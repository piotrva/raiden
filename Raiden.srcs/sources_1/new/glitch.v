==> flow/design.v <==
`timescale 1ns / 1ps
module glitch(
  input clk,
  input rst,
  input enable,
  input wire [31:0] glitch_delay,
  input wire [31:0] glitch_width,
  input wire [31:0] glitch_count,
  input wire [31:0] glitch_gap,
  input wire [31:0] glitch_max,
  input wire [31:0] reset_target,
  output reg glitched = 1'b0,
  input wire vstart,
  output reg vout = 1'b1,
  output wire finished,
  output wire reset_out
    );
parameter DELAY = 3'b000;
parameter GLITCH = 3'b001;
parameter GAP = 3'b010;
  reg [31:0] width_cnt = 32'd0;
  reg [31:0] cnt = 32'd0;
  reg [31:0] cycles = 32'd0;
  reg [31:0] reset_cnt= 32'd0;
  reg [2:0] state = DELAY;
  assign finished = (glitch_max && cycles == glitch_max);
  assign reset_out = !enable || !reset_target || state != DELAY || (enable && reset_target && state == DELAY && reset_cnt == reset_target);
  always @(posedge clk)
  begin
    if(!enable)
      begin
         state <= DELAY;
         if(!glitched)
           begin
             vout <= vstart;
           end
         width_cnt <= 32'd0;
         cnt <= 32'd0;
      end
    if(rst)
      begin
        state <= DELAY;
        vout <= vstart;
        width_cnt <= 32'd0;
        cnt <= 32'd0;
        glitched <= 1'b0;
        cycles <= 32'b0;
        reset_cnt <= 32'b0;
      end
    if(enable)
    begin
      glitched <= 1'b1;
      case(state)
        DELAY:
          begin
            vout <= 1'b1;
            if(reset_target && reset_cnt < reset_target)
              begin
                reset_cnt <= reset_cnt + 32'b1;
              end
            if(width_cnt == glitch_delay)
              begin
                state <= GLITCH;
                vout <= 1'b0;
                width_cnt <= 32'd0;
                reset_cnt <= 32'd0;
              end
            else
              begin
                width_cnt <= width_cnt + 32'b1;
              end
          end
        GLITCH:
          begin
              if(width_cnt == glitch_width - 1 || glitch_width == 0)
                begin
                  width_cnt <= 32'd0;             
                  state <= GAP;
                  vout <= 1'b1;
                  cnt <= cnt + 32'b1;
                  if(cnt == glitch_count - 1)
                    begin
                      cnt <= 32'd0;
                      state <= DELAY;
                      vout <= 1'b1;
                      cycles <= cycles + 32'b1;
                    end
              end
            else
              begin
                width_cnt <= width_cnt + 32'b1;
              end
          end
        GAP:
          begin
            if(width_cnt == glitch_gap - 1 || glitch_gap == 0)
              begin
                width_cnt <= 32'd0;
                state <= GLITCH;
                vout <= 1'b0;
            end
          else
            begin
              width_cnt <= width_cnt + 32'b1;
            end
          end
        default:
          begin
          end
      endcase
    end
  end
endmodule
Tool chain data of glitch
Tool output for the design above, in the order of the flow.
Line numbers count from 1 in the design file above.
Operators carry their Yosys type and port widths (W data, S select, Z words).
Cell names lack the library's common part.
A cell with n/a has no value.
- design top: glitch
- clock: clk
- standard-cell library: sky130hd
- library corner: tt_025C_1v80

After elaboration
Counts by Yosys on the flattened word-level netlist (proc, flatten, opt, wreduce; memories kept). Register bits leave out memories and registers merged into their read ports (data or address); mux counts leave out enables and synchronous resets folded into registers. Print and check cells are left out. Cells with the same type and inputs are merged into one.
- add/sub/neg operators: 7
- $mul at 0
- divide/modulo/power cells: 0
- magnitude comparators at 1
- noted eq/ne operators: 8
- shifts and indexed selects at 0
- muxes and demuxes: 39
- noted bitwise logic cells: 0
- reduce/logical cells: 16
- operators with widths (operator ; number):
    $mux W32 ; 22
    $eq A32 B32 Y1 ; 6
    $add A32 B1 Y32 const B ; 4
    $sub A32 B1 Y32 const B ; 3
    $logic_not A32 Y1 ; 3
    $pmux W32 S3 ; 1
    $logic_and A32 B1 Y1 ; 2
    $logic_and A1 B32 Y1 ; 1
    $lt A32 B32 Y1 ; 1
    $mux W3 ; 6
    $pmux W3 S3 ; 1
    $mux W1 ; 7
    $logic_or A1 B1 Y1 ; 5
    $eq A3 B1 Y1 const B ; 1
    $eq A3 B2 Y1 const B ; 1
    $logic_not A3 Y1 ; 1
    $reduce_bool A3 Y1 ; 1
    $pmux W1 S3 ; 1
    $logic_and A1 B1 Y1 ; 2
    $mux W2 ; 1
    $logic_not A1 Y1 ; 1
- register bits at 133
- bits in latches: 0
- RAM bits: 0
- memory bits (read-only): 0
- noted clocked read ports x word width: 0
- memories kept at 0
- input bits at 196
- output and inout port bits: 4
- word-level cells: 78

Depth
Depth = most cells in a row (Yosys ltp): at word level without a register or memory, in the mapped netlist without a sequential cell, where the memories' decode and read muxes count.
- noted word-level depth: 6
- ABC_AREA at 0
- noted mapped depth: 15
- mapped depth without buffers: 12

Mapped cells and area
The flow's flattened synthesis, as Yosys stat reports it; memories are mapped. The netlist is that of the ABC_AREA named above (0 if unset); the other value can give another one.
Totals and module areas in this step are rounded.
- standard cells after synthesis: 1781
- synthesis area: 12600 µm²
- sequential part of the area: 2660 µm²
- flip-flops: 133
- buffer cells at 103
- cells by type (cell ; number ; total area (µm²)):
    dfxtp_1 ; 133 ; 2.66E+03
    xor2_1 ; 106 ; 928.39
    xnor2_1 ; 82 ; 718.189
    o21ai_0 ; 141 ; 705.677
    nand2_1 ; 172 ; 645.619
    nor4_1 ; 81 ; 506.736
    ha_1 ; 39 ; 487.968
    nor2_1 ; 129 ; 484.214
    nor3_1 ; 85 ; 425.408
    inv_1 ; 101 ; 379.114
    nand3_1 ; 72 ; 360.346
    nand4_1 ; 53 ; 331.568
    clkbuf_1 ; 87 ; 326.563
    a21oi_1 ; 65 ; 325.312
    a31oi_1 ; 37 ; 231.472
    mux2i_1 ; 20 ; 200.192
    and2_1 ; 31 ; 193.936
    and3_1 ; 30 ; 187.68
Not listed: further types 66, cells in them 317.

Path before layout
Source: OpenSTA report_checks on the synthesized netlist (no wires, ideal clock, input and output delay 20% of the period each), path of least setup slack; recovery checks are left aside. Register names are those of the netlist, which keeps one name where synthesis merged equal registers.
- kind: input to register
- start point: input glitch_width[3]
- end point: register cnt[25]
- clock period: 4.24 ns
- input delay: 0.848 ns
- noted library setup time: 0.120 ns
- noted time at the first pin: 0.848 ns
- data arrival time: 3.915 ns
- required time: 4.120 ns
- noted setup slack: 0.205 ns
- noted delay of the path: 3.187 ns
- stages: 14
- noted path buffers: 4
- noted synthesis period reached: 4.035 ns
"delay of the path" is the arrival time less input delay plus setup time.
"stages": output pins that drive a net of the path, with the launching flip-flop's if there is one; two outputs of one cell count as two.
"synthesis period reached" is the clock period less the worst setup slack; recovery checks do not enter. This is arithmetic on one report: input and output delays are still those of the set period (20% each).
Between the ends stands the longest chain of elaborated cells between them, by number of cells; it is not shown to be the way that was timed. Of several equally long chains one is given.
Each line given opens the expression or statement behind the cell; cells for indexed reads and writes are added by Yosys, which also makes memories of some case tables.
At most two assigning lines are given for a register; there are more.
- cells stage by stage: buf_2 or4b_1 clkbuf_1 nor3_1 or4b_1 a22oi_1 nand4_1 a2111oi_4 a32oi_2 o21a_1 buf_2 clkbuf_1 nand2_1 nand3_1
- noted length of the longest elaborated chain: 6
- elaborated cells between the ends (all ways) at 7
- RTL lines with such cells: 3
- classes of those cells: 1 x add/sub; 1 x eq/ne; 3 x mux; 2 x reduce/logical
- RTL lines, path post-synthesis (what ; line ; text):
    from (decl) ; 7 ; input wire [31:0] glitch_width,
    $sub A32 B1 Y32 ; 75 ; if(width_cnt == glitch_width - 1 || glitch_width == 0)
    $eq A32 B32 Y1 ; 75 ;
    $logic_or A1 B1 Y1 ; 75 ;
    $mux W32 ; 75 ;
    $mux W32 ; 53 ; case(state)
    $mux W32 ; 50 ; if(enable)
    to (assign) ; 45 ; cnt <= 32'd0;
    to (assign) ; 80 ; cnt <= cnt + 32'b1;
    to (decl) ; 22 ; reg [31:0] cnt = 32'd0;

Timing after layout
Path of least setup slack in the final report of job 1 (OpenROAD, finished layout, wires in). Where an end is a register, its clock arrival counts in the times.
- kind: input to register
- start point: input glitch_width[5]
- end point: register cnt[12]
- clock period: 5.38 ns
- input delay: 1.08 ns
- noted library setup time: 0.07 ns
- noted time at the first pin: 1.08 ns
- data arrival time: 4.96 ns
- required time: 5.73 ns
- noted setup slack: 0.77 ns
- stages: 11
- noted path buffers: 2
Between the ends stands the longest chain of elaborated cells between them, by number of cells; it is not shown to be the way that was timed. Of several equally long chains one is given.
At most two assigning lines are given for a register; there are more.
- cells stage by stage: clkdlybuf4s50_1 or3_1 nor4_1 nand4_1 or4_1 a211oi_1 a32oi_4 nor3_4 buf_4 nand4_1 mux2i_1
- noted length of the longest elaborated chain: 6
- elaborated cells between the ends (all ways) at 7
- RTL lines with such cells: 3
- classes of those cells: 1 x add/sub; 1 x eq/ne; 3 x mux; 2 x reduce/logical
- RTL lines, path after layout (what ; line ; text):
    from (decl) ; 7 ; input wire [31:0] glitch_width,
    $sub A32 B1 Y32 ; 75 ; if(width_cnt == glitch_width - 1 || glitch_width == 0)
    $eq A32 B32 Y1 ; 75 ;
    $logic_or A1 B1 Y1 ; 75 ;
    $mux W32 ; 75 ;
    $mux W32 ; 53 ; case(state)
    $mux W32 ; 50 ; if(enable)
    to (assign) ; 45 ; cnt <= 32'd0;
    to (assign) ; 80 ; cnt <= cnt + 32'b1;
    to (decl) ; 22 ; reg [31:0] cnt = 32'd0;

Lab notebook: glitch

Record of 2 stored runs of the RTL-to-layout flow on glitch, platform sky130hd. The runs are unordered. Constraints: input delay and output delay 20% of the set period each, output load 0.01 pF.
"clock period reached" is the run's clock period less its worst setup slack. It is reckoned from that one timing run; input and output delays stay at 20% of the period that was set.
By "time on the worst setup path" is meant the share of the clock period that the worst setup path is allowed (20% is reserved at inputs, 20% at outputs), minus its slack. Clock arrival times at its registers enter into it.
"overall power" rests on the timing tool's default activity at the inputs, not on a simulated workload.
Values from the reports are rounded here.

Job 1

==> flow/run.sh <==
#!/bin/bash
# the make line also repeats the synthesis and layout settings of config.mk as NAME=value (left out here)
make -C /OpenROAD-flow-scripts/flow DESIGN_CONFIG=/design/flow/config.mk WORK_HOME=/design/flow/orfs CLKGATE_MAP_FILE= finish
==> flow/config.mk <==
export PLATFORM = sky130hd
export DESIGN_NAME = glitch
export DESIGN_NICKNAME = glitch
export VERILOG_FILES = /design/flow/design.v
export SDC_FILE = /design/flow/constraint.sdc
export NUM_CORES = 4
export LEC_CHECK = 0
export CAP_MARGIN = 5
export CELL_PAD_IN_SITES_GLOBAL_PLACEMENT = 1
export CORE_ASPECT_RATIO = 0.54
export CORE_MARGIN = 5
export CORE_UTILIZATION = 40
export GPL_TIMING_DRIVEN = 1
export MAX_ROUTING_LAYER = met4
export PLACE_DENSITY_LB_ADDON = 0.19
export SETUP_SLACK_MARGIN = 0.63
export SLEW_MARGIN = 40
==> flow/constraint.sdc <==
create_clock -name core_clock -period 5.38 [get_ports {clk}]
set_input_delay 1.0760 -clock core_clock [delete_from_list [all_inputs] [get_ports {clk}]]
set_output_delay 1.0760 -clock core_clock [all_outputs]
set_load 0.01 [all_outputs]

Measured in job 1:
- total negative setup slack: 0.000 ns
- overall power at 2.89 mW
- clock period reached at 4.610 ns
- noted the chip area after synthesis (Yosys): 12600 µm²
- noted the time on the worst setup path: 3.53 ns
- kind of the worst setup path: input to register
- final utilization: 0.518
- noted the setup slack of the worst path: 0.770 ns
- noted the die size: 35400 µm²

Job 2

==> flow/run.sh <==
#!/bin/bash
# the make line also repeats the synthesis and layout settings of config.mk as NAME=value (left out here)
make -C /OpenROAD-flow-scripts/flow DESIGN_CONFIG=/design/flow/config.mk WORK_HOME=/design/flow/orfs CLKGATE_MAP_FILE= finish
==> flow/config.mk <==
export PLATFORM = sky130hd
export DESIGN_NAME = glitch
export DESIGN_NICKNAME = glitch
export VERILOG_FILES = /design/flow/design.v
export SDC_FILE = /design/flow/constraint.sdc
export NUM_CORES = 4
export LEC_CHECK = 0
export CAP_MARGIN = 20
export CORE_MARGIN = 2
export CORE_UTILIZATION = 40
export SLEW_MARGIN = 20
==> flow/constraint.sdc <==
create_clock -name core_clock -period 3.75 [get_ports {clk}]
set_input_delay 0.7500 -clock core_clock [delete_from_list [all_inputs] [get_ports {clk}]]
set_output_delay 0.7500 -clock core_clock [all_outputs]
set_load 0.01 [all_outputs]

Measured in job 2:
- total negative setup slack: -0.012 ns
- overall power at 4.19 mW
- clock period reached at 3.761 ns
- noted the chip area after synthesis (Yosys): 12600 µm²
- noted the time on the worst setup path: 3.01 ns
- kind of the worst setup path: input to register
- final utilization: 0.607
- noted the setup slack of the worst path: -0.011 ns
- noted the die size: 33000 µm²
