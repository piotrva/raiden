==> flow/design.v <==
`timescale 1ns / 1ps
module uint32_transmitter(
  input clk,
  input rst,
  input enable,
  input [31:0] u32_data,
  input tx_valid,
  output reg [7:0] data_out,
  output reg data_valid = 1'b0
);
  parameter IDLE = 4'd0;
  parameter TRANSMIT = 4'd1;
  reg [3:0] state = IDLE;
  reg [2:0] count;
always @(posedge clk)
begin
   if(rst)
   begin
       count <= 8'd0;
       state <= IDLE;
   end
   else
   begin
     count <= count;
     state <= state;
     data_valid <= 1'b0;
     data_out <= data_out;
     case(state)
       IDLE:
         begin
           if(enable)
           begin
             count <= 3'd0;
             data_valid <= 4'd0;
             state <= TRANSMIT;
           end
         end
       TRANSMIT:
         begin
           if(tx_valid)
              begin
                 data_out <= u32_data[(count *8 ) +:8];
                 count <= count + 1;
                 if(count == 3)
                  begin
                    count <= 0;
                    state <= IDLE;
                    data_valid <= 1'b1;
                  end
              end
          end                    
     endcase        
   end
end
endmodule
# Step by step through the tools: uint32_transmitter
# Tool output for the design above, in the order of the flow.
# Line numbers count from 1 in the design file above.
# Library cell names are shortened.
# The mark n/a stands for no value.
# setup
design	uint32_transmitter
clk_port	clk
lib	sky130hd
pvt_corner	tt_025C_1v80

# Word level
# Source: Yosys, flattened and elaborated, memories not mapped. Widths are those after wreduce. Registers that Yosys merges into a memory's read port (data or address) are not register bits. Print and check cells do not count. Equal cells are merged and count once.
# word_totals
inputBits	36
wordCells	27
rom_bits	0
out_inout_bits	9
n_memories	0
ram_bits	0
clocked_rd_ports_x_width	0
regBits	16
latch_bits	0
# op_classes
compare	0
n_eq	5
bitwise	1
mux	9
multipliers	0
div	0
reduce_and_logical	6
addsub	1
shift	1
# ops
operator	count
32-bit by 7-bit variable part select with 8-bit output	1
4-bit two-way mux	3
3-bit two-way mux	3
4-bit parallel mux with 2-bit select	1
2-bit != test (second input constant)	3
3-bit AND reduction	2
3-bit parallel mux with 2-bit select	1
4-bit by 1-bit equality test with 1-bit output (second input constant)	1
4-bit logical NOT	1
4-bit AND reduction	1
3-bit by 1-bit adder with 3-bit output (second input constant)	1
3-bit by 2-bit equality test with 1-bit output (second input constant)	1
2-bit AND reduction	1
2-bit nonzero test	1
1-bit NOT	1
1-bit two-way mux	1

# Longest topological paths
# Yosys ltp: most cells in a row. Word level: on the elaborated netlist, between registers, memories and ports. Mapped: between sequential cells and ports; inverters and the memories' decode and read muxes count.
# depth
depth_word	4
abc_area	0
mapped_depth	4
depth_no_buf	4

# Synthesis result
# Yosys stat after the flow's synthesis: flattened, memories mapped to cells. It holds for the ABC_AREA given above (unset counts as 0); a run with the other value may have another netlist.
# The area totals of this step are shown rounded.
# mapped
cell_count	62
synth_area_um2	724
ffs	13
buffers	4
seqArea_um2	350
# by_type
type	count	type_area_um2
edfxtp_1	9	270.259
mux2i_1	17	170.163
dfxtp_1	4	80.077
o22ai_1	8	50.048
buf_12	1	20.019
a21oi_1	3	15.014
ha_1	1	12.512
nand2b_1	2	12.512
nor2b_1	2	12.512
buf_6	1	11.261
nor2_1	3	11.261
o21ai_0	2	10.01
or3b_1	1	8.758
buf_1	2	7.507
nor3b_1	1	7.507
nand2_2	1	6.256
or2_1	1	6.256
nor3_1	1	5.005
# Not listed: further types 2, cells in them 2.

# Timing after synthesis
# Source: OpenSTA report_checks on the synthesized netlist (no wires, ideal clock, input and output delay 20% of the period each), path of least setup slack; recovery checks are left aside. Register names are those of the netlist, which keeps one name where synthesis merged equal registers.
# synth_timing
path_type	input to register
from	in tx_valid
to	reg data_out[0]
required_time_ps	1719
path_buffers	0
path_delay_ps	794
tclk_ps	2090
arrival_ps	841
setup_ps	371
t_first_pin_ps	418
path_slack_ps	878
in_delay_ps	418
path_stages	2
period_less_setup_slack_ps	1212
# "path_delay_ps" is the arrival time less input delay plus setup time.
# "path_stages": output pins that drive a net of the path, with the launching flip-flop's if there is one; two outputs of one cell count as two.
# "period_less_setup_slack_ps" is the clock period less the worst setup slack; recovery checks do not enter. This is arithmetic on one report: input and output delays are still those of the set period (20% each).
# Between the ends stands the longest chain of elaborated cells between them, by number of cells; it is not shown to be the way that was timed. Of several equally long chains one is given.
# A line is the first line of the expression or statement that the cell stems from. Yosys adds cells for indexed reads and writes and turns some case tables into memories.
# synth_between
cell_sequence	nand2_2 nor2_1
elab_chain_cells	1
cells_between	1
lines_between	0
cone_classes	reduce/logical: 1
# synth_lines
element	line	rtl
from (decl)	7	input tx_valid,
3-bit AND reduction	n/a
to (assign)	27	data_out <= data_out;
to (assign)	42	data_out <= u32_data[(count *8 ) +:8];
to (decl)	8	output reg [7:0] data_out,

# Path in the finished layout
# Path of least setup slack in the final report of flow run 2 (OpenROAD, finished layout, wires in). Where an end is a register, its clock arrival counts in the times.
# The report prints the path's times to 10 ps; the period is as set.
# layout_timing
path_type	register to register
from	reg count[0]
to	reg count[0]
path_slack_ps	-340
arrival_ps	1320
tclk_ps	807
path_stages	5
required_time_ps	970
t_first_pin_ps	240
setup_ps	70
path_buffers	0
# Between the ends stands the longest chain of elaborated cells between them, by number of cells; it is not shown to be the way that was timed. Of several equally long chains one is given.
# At most two assigning lines are given for a register; there are more.
# layout_between
cell_sequence	dfxtp_4 ha_4 nand2b_4 or3b_1 a21oi_1
elab_chain_cells	4
cells_between	5
lines_between	4
cone_classes	add/sub: 1; eq/ne: 1; mux: 3
# layout_lines
element	line	rtl
from (decl)	14	reg [2:0] count;
from (assign)	24	count <= count;
from (assign)	43	count <= count + 1;
3-bit by 1-bit adder with 3-bit output	43
3-bit two-way mux	44	if(count == 3)
3-bit two-way mux	40	if(tx_valid)
3-bit parallel mux with 2-bit select	28	case(state)
to (assign)	24
to (assign)	43
to (decl)	14

# uint32_transmitter through Yosys and OpenROAD on sky130hd: 2 stored runs, unordered, with their settings and measured results. The constraints put input and output delay at 20% of the set period each and load the outputs with 0.01 pF.
# "period_less_ws_ps" = clock period - worst setup slack. The figure is calculated, with input and output delays left at 20% of the set period.
# By "worst_setup_path_time_ps" is meant the share of the clock period that the worst setup path is allowed (20% is reserved at inputs, 20% at outputs), minus its slack. Clock arrival times at its registers enter into it.
# "final_power_mw": no workload was simulated; the value follows from the tool's default switching activity.
# "worst_setup_path_time_ps" is known to 10 ps.
# Values from the reports are rounded here.
# A setting shown as - is not set for that run.
# A result given as - is not shown for that run.
setting or result,flow run 1,flow run 2
period_ns,1.27,0.807
CORE_UTILIZATION,63,19
SETUP_SLACK_MARGIN,0.16,0.08
PLACE_DENSITY,0.74,-
GPL_ROUTABILITY_DRIVEN,1,1
CAP_MARGIN,20,20
MIN_ROUTING_LAYER,met1,-
CORE_MARGIN,2,7
SLEW_MARGIN,20,20
PLACE_DENSITY_LB_ADDON,-,0.07
CORE_ASPECT_RATIO,-,1.19
CELL_PAD_IN_SITES_DETAIL_PLACEMENT,-,0
yosys.chip_area_um2,-,724
total_die_area_um2,-,5740
finalCellArea_um2,-,1390
utilization_pct,-,38.0
setup_worst_slack_ps,-,-342
total_negative_slack_ps,-,-4900
timing.hold.ws_ps,-,357
final_power_mw,-,1.77
period_less_ws_ps,-,1149
worst_setup_path_time_ps,-,1150
critical_path_kind,-,register to register
# Flow run 1: did not finish, placement stopped with GPL-0301
