==> flow/design.v <==
module uint32_receiver(
    input clk,
   input reset,
   input enable,
   input [7:0] uart_data,
   input uart_valid,
   output reg [31:0] data = 0,
   output reg data_valid = 1'b0
   );
parameter STATE_IDLE = 4'd0;
parameter STATE_RECEIVING = 4'd1;
reg [3:0] state = STATE_IDLE;
reg [3:0] received_bytes = 4'd0;
always @(posedge clk)
begin
   if(reset)
   begin
       received_bytes <= 4'd0;
       state <= STATE_IDLE;
   end
   else
   begin
      received_bytes <= received_bytes;
      state <= state;
      data_valid <= 1'b0;
      data <= data;
       case(state)
           STATE_IDLE:
           begin
               if(enable)
               begin
                   received_bytes <= 4'd0;
                   data_valid <= 4'd0;
                   state <= STATE_RECEIVING;
               end
           end
           STATE_RECEIVING:
           begin
               if(uart_valid)
               begin
                   data <= {data[23:0], uart_data};
                   received_bytes <= received_bytes + 1;
                   if(received_bytes == 3)
                   begin
                       state <= STATE_IDLE;
                       data_valid <= 1'b1;
                   end
               end
           end
       endcase        
   end
end
endmodule
# Reports on uint32_receiver
# The steps from the RTL of uint32_receiver to its reports follow in flow order.
# Line numbers count from 1 in the design file above.
# Not given: -
[setup]
top_module = "uint32_receiver"
clk_port = "clk"
cell_library = "sky130hd"
corner = "tt_025C_1v80"

# Elaborated design
# Counts by Yosys on the flattened word-level netlist (proc, flatten, opt, wreduce; memories kept). Register bits leave out memories and registers merged into their read ports (data or address). Print and check cells are left out. Cells with the same type and inputs are merged into one.
[word_totals]
wordCells = 25
regBits = 41
inputBits = 12
[op_classes]
logic = 1
n_mux = 8
n_addsub = 1
equal = 5
reduce_logical = 6
[op_table]
columns = ["operator", "count"]
rows = [
  ["two-way mux 4 bit", 5],
  ["parallel mux 4 bit (select 2 bit)", 2],
  ["inequality test 2 bit (second input constant)", 3],
  ["AND reduction 3 bit", 2],
  ["adder 4 x 1 -> 4 bit (second input constant)", 1],
  ["equality test 4 x 1 -> 1 bit (second input constant)", 1],
  ["equality test 4 x 2 -> 1 bit (second input constant)", 1],
  ["zero test 4 bit", 1],
  ["AND reduction 4 bit", 1],
  ["AND reduction 2 bit", 1],
  ["nonzero test 2 bit", 1],
  ["inverter 1 bit", 1],
  ["two-way mux 1 bit", 1],
]

# Longest topological paths
# Yosys ltp: most cells in a row. Word level: on the elaborated netlist, between registers, memories and ports. Mapped: between sequential cells and ports; inverters and the memories' decode and read muxes count.
[logic_depth]
depth_word = 4
abc_area = 0
mapped_depth = 4
mapped_depth_nobuf = 4

# Mapped cells and area
# Yosys stat after the flow's synthesis: flattened, memories mapped to cells. It holds for the ABC_AREA given above (unset counts as 0); a run with the other value may have another netlist.
[types]
columns = ["cell", "count"]
rows = [
  ["sky130_fd_sc_hd__edfxtp_1", 33],
  ["sky130_fd_sc_hd__dfxtp_1", 5],
  ["sky130_fd_sc_hd__nand4b_1", 2],
  ["sky130_fd_sc_hd__nor2_1", 4],
  ["sky130_fd_sc_hd__nor3b_1", 2],
  ["sky130_fd_sc_hd__ha_1", 1],
  ["sky130_fd_sc_hd__mux2_2", 1],
  ["sky130_fd_sc_hd__a21oi_1", 2],
  ["sky130_fd_sc_hd__or4b_1", 1],
  ["sky130_fd_sc_hd__and4_1", 1],
  ["sky130_fd_sc_hd__o311ai_1", 1],
  ["sky130_fd_sc_hd__or3b_1", 1],
  ["sky130_fd_sc_hd__xor2_1", 1],
  ["sky130_fd_sc_hd__nand2_1", 2],
  ["sky130_fd_sc_hd__a31oi_1", 1],
  ["sky130_fd_sc_hd__and3_1", 1],
  ["sky130_fd_sc_hd__buf_2", 1],
  ["sky130_fd_sc_hd__nand3_1", 1],
]
# Other cell types: 2; their cells: 2.
[mapped]
ffs = 38
cells = 63
yosys_area_um2 = 1256.2

# Path before layout
# OpenSTA on the mapped netlist: ideal clock, no wires. The path of least setup slack (recovery checks aside). Input and output delay are each 20% of the period. Register names are those of the netlist, which keeps one name where synthesis merged equal registers.
[synth_path]
path_kind = "flip-flop to flip-flop"
startpoint = "register state[0]"
endpoint = "register data[0]"
driving_pins = 3
delay_ps = 1728
clock_period_ps = 1720
path_buffers = 1
path_slack_ps = -8
launch_ps = 0
arrival_time_ps = 1336
synth_period_reached_ps = 1728
# "delay_ps" = arrival - input delay + setup time.
# "driving_pins": output pins that drive a net of the path, with the launching flip-flop's if there is one; two outputs of one cell count as two.
# "synth_period_reached_ps" = period - worst setup slack (recovery checks aside). The figure is calculated, with input and output delays left at 20% of the set period.
# The rows between start and end are the longest chain of elaborated cells between them; the timing report does not say that the signal goes this way. Where chains are equally long, one stands for them.
# Each line given opens the expression or statement behind the cell; cells for indexed reads and writes are added by Yosys, which also makes memories of some case tables.
# A register here has more assigning lines than the two given.
[synth_between]
path_cell_list = "sky130_fd_sc_hd__dfxtp_1 sky130_fd_sc_hd__buf_2 sky130_fd_sc_hd__and3_1"
elab_chain_cells = 2
cone_cells = 2
cone_classes = "eq/ne (1); reduce/logical (1)"
[synth_lines]
columns = ["element", "line_no", "source"]
rows = [
  ["start: declaration", 12, "reg [3:0] state = STATE_IDLE;"],
  ["start: assignment", 19, "state <= STATE_IDLE;"],
  ["start: assignment", 24, "state <= state;"],
  ["equality test 4 x 1 -> 1 bit", 27, "case(state)"],
  ["AND reduction 3 bit", "-", ""],
  ["end: assignment", 26, "data <= data;"],
  ["end: assignment", 41, "data <= {data[23:0], uart_data};"],
  ["end: declaration", 7, "output reg [31:0] data = 0,"],
]

# Path in the finished layout
# Path of least setup slack in the final report of flow run 1 (OpenROAD, finished layout, wires in). Where an end is a register, its clock arrival counts in the times.
# The report prints the path's times to 10 ps; the period is as set.
[layout_path]
path_kind = "flip-flop to output port"
startpoint = "register data[14]"
endpoint = "output data[14]"
driving_pins = 2
out_delay_ps = 440
arrival_time_ps = 1260
launch_ps = 320
clock_period_ps = 2200
path_buffers = 1
path_slack_ps = 500
[layout_between]
path_cell_list = "sky130_fd_sc_hd__edfxtp_1 sky130_fd_sc_hd__clkdlybuf4s50_1"
elab_chain_cells = 0
cone_cells = 0
[layout_lines]
columns = ["element", "line_no", "source"]
rows = [
  ["start: declaration", 7, "output reg [31:0] data = 0,"],
  ["start: assignment", 26, "data <= data;"],
  ["start: assignment", 41, "data <= {data[23:0], uart_data};"],
  ["end: declaration", 7, ""],
]

Stored flow runs of uint32_receiver (2 of them; Yosys, OpenROAD, sky130hd). They differ in their settings and are not a sequence. Constraints: input delay and output delay 20% of the set period each, output load 0.01 pF.
"timing.achieved_period_ps" = clock period - worst setup slack. The figure is calculated, with input and output delays left at 20% of the set period.
By "worst_path_time_ps" is meant the share of the clock period that the worst setup path is allowed (20% is reserved at inputs, 20% at outputs), minus its slack. Clock arrival times at its registers enter into it.
By "fin_power_w" is meant OpenSTA's value without simulated activity: inputs other than the clock are taken to toggle once in ten clock periods, and the tool carries that through the logic.
"worst_path_time_ps" is given in steps of 10 ps.

# flow run 1
==> flow/run.sh <==
#!/bin/bash
# the make line also repeats the synthesis and layout settings of config.mk as NAME=value (left out here)
make -C /OpenROAD-flow-scripts/flow DESIGN_CONFIG=/design/flow/config.mk WORK_HOME=/design/flow/orfs CLKGATE_MAP_FILE= finish
==> flow/config.mk <==
export PLATFORM = sky130hd
export DESIGN_NAME = uint32_receiver
export DESIGN_NICKNAME = uint32_receiver
export VERILOG_FILES = /design/flow/design.v
export SDC_FILE = /design/flow/constraint.sdc
export NUM_CORES = 4
export LEC_CHECK = 0
export CAP_MARGIN = 20
export CORE_MARGIN = 2
export CORE_UTILIZATION = 47
export SLEW_MARGIN = 20
==> flow/constraint.sdc <==
create_clock -name core_clock -period 2.2 [get_ports {clk}]
set_input_delay 0.4400 -clock core_clock [delete_from_list [all_inputs] [get_ports {clk}]]
set_output_delay 0.4400 -clock core_clock [all_outputs]
set_load 0.01 [all_outputs]

==> flow run 1: results <==
worst_path_time_ps=1260
critical_path_type="flip-flop to output port"
fin_power_w=0.001317
ws_hold_ps=460
layout_utilization_pct=72.9
yosys_chip_area_um2=1256.2
dieArea_um2=3102.5
final_stdcell_area_um2=1821.8
setup_worst_slack_ps=497
timing.achieved_period_ps=1703

# flow run 2
==> flow/run.sh <==
#!/bin/bash
# the make line also repeats the synthesis and layout settings of config.mk as NAME=value (left out here)
make -C /OpenROAD-flow-scripts/flow DESIGN_CONFIG=/design/flow/config.mk WORK_HOME=/design/flow/orfs CLKGATE_MAP_FILE= finish
==> flow/config.mk <==
export PLATFORM = sky130hd
export DESIGN_NAME = uint32_receiver
export DESIGN_NICKNAME = uint32_receiver
export VERILOG_FILES = /design/flow/design.v
export SDC_FILE = /design/flow/constraint.sdc
export NUM_CORES = 4
export LEC_CHECK = 0
export CAP_MARGIN = 5
export CELL_PAD_IN_SITES_GLOBAL_PLACEMENT = 0
export CORE_MARGIN = 2
export CORE_UTILIZATION = 21
export CTS_CLUSTER_SIZE = 72
export GPL_ROUTABILITY_DRIVEN = 0
export MIN_ROUTING_LAYER = met1
export PLACE_DENSITY_LB_ADDON = 0.19
export SLEW_MARGIN = 25
export TNS_END_PERCENT = 55
==> flow/constraint.sdc <==
create_clock -name core_clock -period 1.88 [get_ports {clk}]
set_input_delay 0.3760 -clock core_clock [delete_from_list [all_inputs] [get_ports {clk}]]
set_output_delay 0.3760 -clock core_clock [all_outputs]
set_load 0.01 [all_outputs]

==> flow run 2: results <==
ws_hold_ps=451
yosys_chip_area_um2=1256.2
dieArea_um2=6616.2
final_stdcell_area_um2=1945.6
timing.achieved_period_ps=1562
layout_utilization_pct=33.3
worst_path_time_ps=1190
critical_path_type="flip-flop to output port"
fin_power_w=0.001822
setup_worst_slack_ps=318
